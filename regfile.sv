==> flow/design.v <==
module regfile(data_in,writenum,write,readnum,clk,data_out);
    input [15:0] data_in;
    input [2:0] writenum, readnum;
    input write, clk;
    output [15:0] data_out;
    wire [2:0] writenum, readnum;
    reg [7:0] decOutWrite;  
    Dec #(3,8) dec38write(writenum,decOutWrite);  
    wire load0,load1,load2,load3,load4,load5,load6,load7;
    assign load0 = write & decOutWrite[0];
    assign load1 = write & decOutWrite[1];
    assign load2 = write & decOutWrite[2];
    assign load3 = write & decOutWrite[3];
    assign load4 = write & decOutWrite[4];
    assign load5 = write & decOutWrite[5];
    assign load6 = write & decOutWrite[6];
    assign load7 = write & decOutWrite[7];
    wire [16-1:0] R0,R1,R2,R3,R4,R5,R6,R7;
    REG loadR0(data_in, load0, clk, R0);
    REG loadR1(data_in, load1, clk, R1);
    REG loadR2(data_in, load2, clk, R2);
    REG loadR3(data_in, load3, clk, R3);
    REG loadR4(data_in, load4, clk, R4);
    REG loadR5(data_in, load5, clk, R5);
    REG loadR6(data_in, load6, clk, R6);
    REG loadR7(data_in, load7, clk, R7);
    reg [7:0] decOutRead;  
    Dec #(3,8) dec38read(readnum,decOutRead);
    Mux8 #(16) muxOut(R0,R1,R2,R3,R4,R5,R6,R7,decOutRead,data_out);
endmodule
module Dec(in, out);
    parameter n = 3;  
    parameter m = 8;  
    input [n-1:0] in;
    output [m-1:0] out;
    wire [m-1:0] out = 1<<in;
endmodule
module Mux8(a0, a1, a2, a3, a4, a5, a6, a7, s, out);  
    parameter k = 16;  
    input [k-1:0] a0, a1, a2, a3, a4, a5, a6, a7;
    input [8-1:0] s;  
    output [k-1:0] out;
    reg [k-1:0] out;
    always @(*) begin
        case(s)
            8'b00000001: out = a0;
            8'b00000010: out = a1;
            8'b00000100: out = a2;
            8'b00001000: out = a3;
            8'b00010000: out = a4;
            8'b00100000: out = a5;
            8'b01000000: out = a6;
            8'b10000000: out = a7;
            default: out = 16'd0;
        endcase
    end 
endmodule
module REG(in, load, clk, out);
    parameter k = 16;
    input [k-1:0] in;
    input clk, load;
    output [k-1:0] out;
    wire [k-1:0] D;
    reg [k-1:0] out;
    always @(posedge clk) begin
         out <= load ? in : out;
    end
endmodule
### Reports on regfile

The steps from the RTL of regfile to its reports follow in flow order.
Line numbers count from 1 in the design file above.
Library cell names are shortened.
Not given: --

| design | value |
|---|---|
| top module | regfile |
| clock | clk |
| cell library | sky130hd |
| timing corner | tt_025C_1v80 |

### Word-level counts

Yosys after proc, flatten, opt, wreduce and memory -nomap, before mapping. Enables and synchronous resets that opt folds into registers are not counted as muxes. Memory bits, and registers merged into a memory's read port (data or address), are not among the register bits. Print and check cells are not counted. Equal cells are merged and count once.

| storage and ports | value |
|---|---|
| register bits after elaboration | 128 |
| bits of input ports | 24 |
| output and inout bits | 16 |
| elaborated cells | 27 |

| operators by class | value |
|---|---|
| equality and inequality tests | 8 |
| shifts and indexed selects | 2 |
| muxes and demuxes | 1 |
| bitwise operators | 8 |

Operators by type and width:

| operator | count |
|---|---|
| 16-bit parallel mux with 8-bit select | 1 |
| 2-bit by 3-bit left shift with 8-bit output with constant A | 2 |
| 1-bit bitwise AND | 8 |
| 8-bit by 1-bit == test with 1-bit output with constant B | 1 |
| 8-bit by 2-bit == test with 1-bit output with constant B | 1 |
| 8-bit by 3-bit == test with 1-bit output with constant B | 1 |
| 8-bit by 4-bit == test with 1-bit output with constant B | 1 |
| 8-bit by 5-bit == test with 1-bit output with constant B | 1 |
| 8-bit by 6-bit == test with 1-bit output with constant B | 1 |
| 8-bit by 7-bit == test with 1-bit output with constant B | 1 |
| 8-bit == test with constant B | 1 |

### Longest topological paths

Yosys ltp: most cells in a row. Word level: on the elaborated netlist, between registers, memories and ports. Mapped: between sequential cells and ports; inverters and the memories' decode and read muxes count.

| logic depth | value |
|---|---|
| word-level depth | 3 |
| ABC_AREA | 0 |
| mapped depth | 4 |
| gate-level depth less buffers | 2 |

### Mapped cells and area

Yosys stat after the flow's synthesis: flattened, memories mapped to cells. It holds for the ABC_AREA given above (unset counts as 0); a run with the other value may have another netlist.

| synthesis totals | value |
|---|---|
| cell count | 199 |
| synthesis area | 4966.0 sq um |
| sequential area | 3843.7 sq um |
| flip-flops | 128 |
| buffer cells | 10 |

Cell types:

| cell | count | area in all (sq um) |
|---|---|---|
| edfxtp_1 | 128 | 3.84E+03 |
| mux4_1 | 24 | 630.605 |
| mux2_2 | 16 | 180.173 |
| mux4_2 | 8 | 180.173 |
| buf_6 | 4 | 45.043 |
| nor2_1 | 6 | 22.522 |
| nand2b_1 | 3 | 18.768 |
| buf_2 | 3 | 15.014 |
| nor3_1 | 2 | 10.01 |
| nand2_1 | 2 | 7.507 |
| clkbuf_2 | 1 | 5.005 |
| buf_1 | 1 | 3.754 |
| clkbuf_1 | 1 | 3.754 |

The figures by module come from a second, unflattened synthesis with its own total; it is not the netlist above.

| second synthesis, totals | value |
|---|---|
| cell total of the unflattened synthesis | 368 |
| area total of the unflattened synthesis | 5700.5 sq um |

Rows give one instance, submodules left out.

By module:

| module | instances | cells | area (sq um) | seq. area (sq um) |
|---|---|---|---|---|
| REG | 8 | 16 | 480.5 | 480.5 |
| Mux8 #(k=16) | 1 | 216 | 1676.6 | 0.0 |
| Dec | 2 | 8 | 65.1 | 0.0 |
| regfile | 1 | 8 | 50.0 | 0.0 |

### Path before layout

Source: OpenSTA report_checks on the synthesized netlist (no wires, ideal clock, input and output delay 20% of the period each), path of least setup slack; recovery checks are left aside. Register names are those of the netlist, which keeps one name where synthesis merged equal registers.

| timing path after synthesis | value |
|---|---|
| path kind | in2reg |
| start | input port writenum[2] |
| end | register loadR0.out[0] |
| period | 3230 ps |
| external input delay | 646 ps |
| library setup time | 409 ps |
| launch time at the first pin | 646 ps |
| data arrival time | 1960 ps |
| data required time | 2821 ps |
| slack | 861 ps |
| path delay | 1723 ps |
| stages on the path | 2 |
| path buffers | 0 |
| synthesis period reached | 2369 ps |

"path delay" is the arrival time less input delay plus setup time.
"stages on the path": output pins that drive a net of the path, with the launching flip-flop's if there is one; two outputs of one cell count as two.
"synthesis period reached" is the clock period less the worst setup slack; recovery checks do not enter. This is arithmetic on one report: input and output delays are still those of the set period (20% each).
Between the ends stands the longest chain of elaborated cells between them, by number of cells; it is not shown to be the way that was timed. Of several equally long chains one is given.
Each line given opens the expression or statement behind the cell; cells for indexed reads and writes are added by Yosys, which also makes memories of some case tables.

| between the ends, after synthesis | value |
|---|---|
| cells stage by stage | nand2b_1 > nor3_1 |
| cells in the longest elaborated chain | 2 |
| elaborated cells between the ends (all ways) | 2 |
| RTL lines with such cells | 2 |
| classes of those cells | shift: 1; logic: 1 |

RTL lines, path after synthesis:

| element | RTL line | text |
|---|---|---|
| from (decl) | 3 | `input [2:0] writenum, readnum;` |
| 2-bit by 3-bit left shift with 8-bit output | 36 | `wire [m-1:0] out = 1<<in;` |
| 1-bit bitwise AND | 10 | `assign load0 = write & decOutWrite[0];` |
| to (assign) | 66 | `out <= load ? in : out;` |
| to (decl) | 62 | `output [k-1:0] out;` |

### Path in the finished layout

Path of least setup slack in the final report of run A (OpenROAD, finished layout, wires in). Where an end is a register, its clock arrival counts in the times.
The report prints the path's times to 10 ps; the period is as set.

| timing path post-layout | value |
|---|---|
| path kind | reg2out |
| start | register loadR0.out[1] |
| end | output port data_out[1] |
| period | 1730 ps |
| output delay | 350 ps |
| launch time at the first pin | 520 ps |
| data arrival time | 1880 ps |
| data required time | 1380 ps |
| slack | -500 ps |
| stages on the path | 4 |
| path buffers | 1 |

Between the ends stands the longest chain of elaborated cells between them, by number of cells; it is not shown to be the way that was timed. Of several equally long chains one is given.

| between the ends, post-layout | value |
|---|---|
| cells stage by stage | edfxtp_1 > mux4_2 > mux2_4 > buf_6 |
| cells in the longest elaborated chain | 1 |
| elaborated cells between the ends (all ways) | 1 |
| RTL lines with such cells | 1 |
| classes of those cells | mux: 1 |

RTL lines, path post-layout:

| element | RTL line | text |
|---|---|---|
| from (decl) | 62 | `output [k-1:0] out;` |
| from (assign) | 66 | `out <= load ? in : out;` |
| 16-bit parallel mux with 8-bit select | 45 | `case(s)` |
| to (decl) | 5 | `output [15:0] data_out;` |

Wiki page: regfile / flow data

Top module regfile; platform sky130hd; tools Yosys and OpenROAD; 2 stored runs in no particular order. Input and output delays are each 20% of the period that was set; the output load is 0.01 pF.
"reached clock period" is the run's clock period less its worst setup slack. It is reckoned from that one timing run; input and output delays stay at 20% of the period that was set.
By "critical path time" is meant the share of the clock period that the worst setup path is allowed (20% is reserved at inputs, 20% at outputs), minus its slack. Clock arrival times at its registers enter into it.
"total design power" is the tool's figure for a default switching activity; nothing was simulated.
"critical path time" is given in steps of 10 ps.

## Run A

==> flow/run.sh <==
#!/bin/bash
# the make line also repeats the synthesis and layout settings of config.mk as NAME=value (left out here)
make -C /OpenROAD-flow-scripts/flow DESIGN_CONFIG=/design/flow/config.mk WORK_HOME=/design/flow/orfs CLKGATE_MAP_FILE= finish
==> flow/config.mk <==
export PLATFORM = sky130hd
export DESIGN_NAME = regfile
export DESIGN_NICKNAME = regfile
export VERILOG_FILES = /design/flow/design.v
export SDC_FILE = /design/flow/constraint.sdc
export NUM_CORES = 4
export LEC_CHECK = 0
export CAP_MARGIN = 20
export CELL_PAD_IN_SITES_DETAIL_PLACEMENT = 1
export CELL_PAD_IN_SITES_GLOBAL_PLACEMENT = 1
export CORE_ASPECT_RATIO = 1.23
export CORE_MARGIN = 2
export CORE_UTILIZATION = 62
export CTS_CLUSTER_SIZE = 96
export MAX_ROUTING_LAYER = met5
export MIN_ROUTING_LAYER = met1
export SETUP_SLACK_MARGIN = 0.15
export SLEW_MARGIN = 20
==> flow/constraint.sdc <==
create_clock -name core_clock -period 1.73 [get_ports {clk}]
set_input_delay 0.3460 -clock core_clock [delete_from_list [all_inputs] [get_ports {clk}]]
set_output_delay 0.3460 -clock core_clock [all_outputs]
set_load 0.01 [all_outputs]

| result of run A | value |
|---|---|
| utilization of the finished layout | 79.7% |
| reached clock period | 2230 ps |
| standard-cell area after routing | 6249.7 sq um |
| critical path time | 1880 ps |
| kind of the worst setup path | reg2out |
| chip area after synthesis (Yosys) | 4966.0 sq um |
| setup slack of the worst path | -500 ps |
| total design power | 7.580 mW |
| total negative slack on setup checks | -7014 ps |
| worst hold slack after layout | 577 ps |
| die outline area | 8745.2 sq um |

## Run B

==> flow/run.sh <==
#!/bin/bash
# the make line also repeats the synthesis and layout settings of config.mk as NAME=value (left out here)
make -C /OpenROAD-flow-scripts/flow DESIGN_CONFIG=/design/flow/config.mk WORK_HOME=/design/flow/orfs CLKGATE_MAP_FILE= finish
==> flow/config.mk <==
export PLATFORM = sky130hd
export DESIGN_NAME = regfile
export DESIGN_NICKNAME = regfile
export VERILOG_FILES = /design/flow/design.v
export SDC_FILE = /design/flow/constraint.sdc
export NUM_CORES = 4
export LEC_CHECK = 0
export CAP_MARGIN = 25
export CELL_PAD_IN_SITES_GLOBAL_PLACEMENT = 1
export CORE_ASPECT_RATIO = 1.03
export CORE_MARGIN = 2
export CORE_UTILIZATION = 58
export CTS_CLUSTER_SIZE = 77
export GPL_TIMING_DRIVEN = 1
export MIN_ROUTING_LAYER = met2
export PLACE_DENSITY_LB_ADDON = 0.25
export SETUP_SLACK_MARGIN = 0.5
export SLEW_MARGIN = 20
==> flow/constraint.sdc <==
create_clock -name core_clock -period 1.83 [get_ports {clk}]
set_input_delay 0.3660 -clock core_clock [delete_from_list [all_inputs] [get_ports {clk}]]
set_output_delay 0.3660 -clock core_clock [all_outputs]
set_load 0.01 [all_outputs]

| result of run B | value |
|---|---|
| utilization of the finished layout | 77.2% |
| reached clock period | 2238 ps |
| standard-cell area after routing | 6470.0 sq um |
| critical path time | 1870 ps |
| kind of the worst setup path | reg2out |
| chip area after synthesis (Yosys) | 4966.0 sq um |
| setup slack of the worst path | -408 ps |
| total design power | 7.373 mW |
| total negative slack on setup checks | -5180 ps |
| worst hold slack after layout | 591 ps |
| die outline area | 9318.6 sq um |
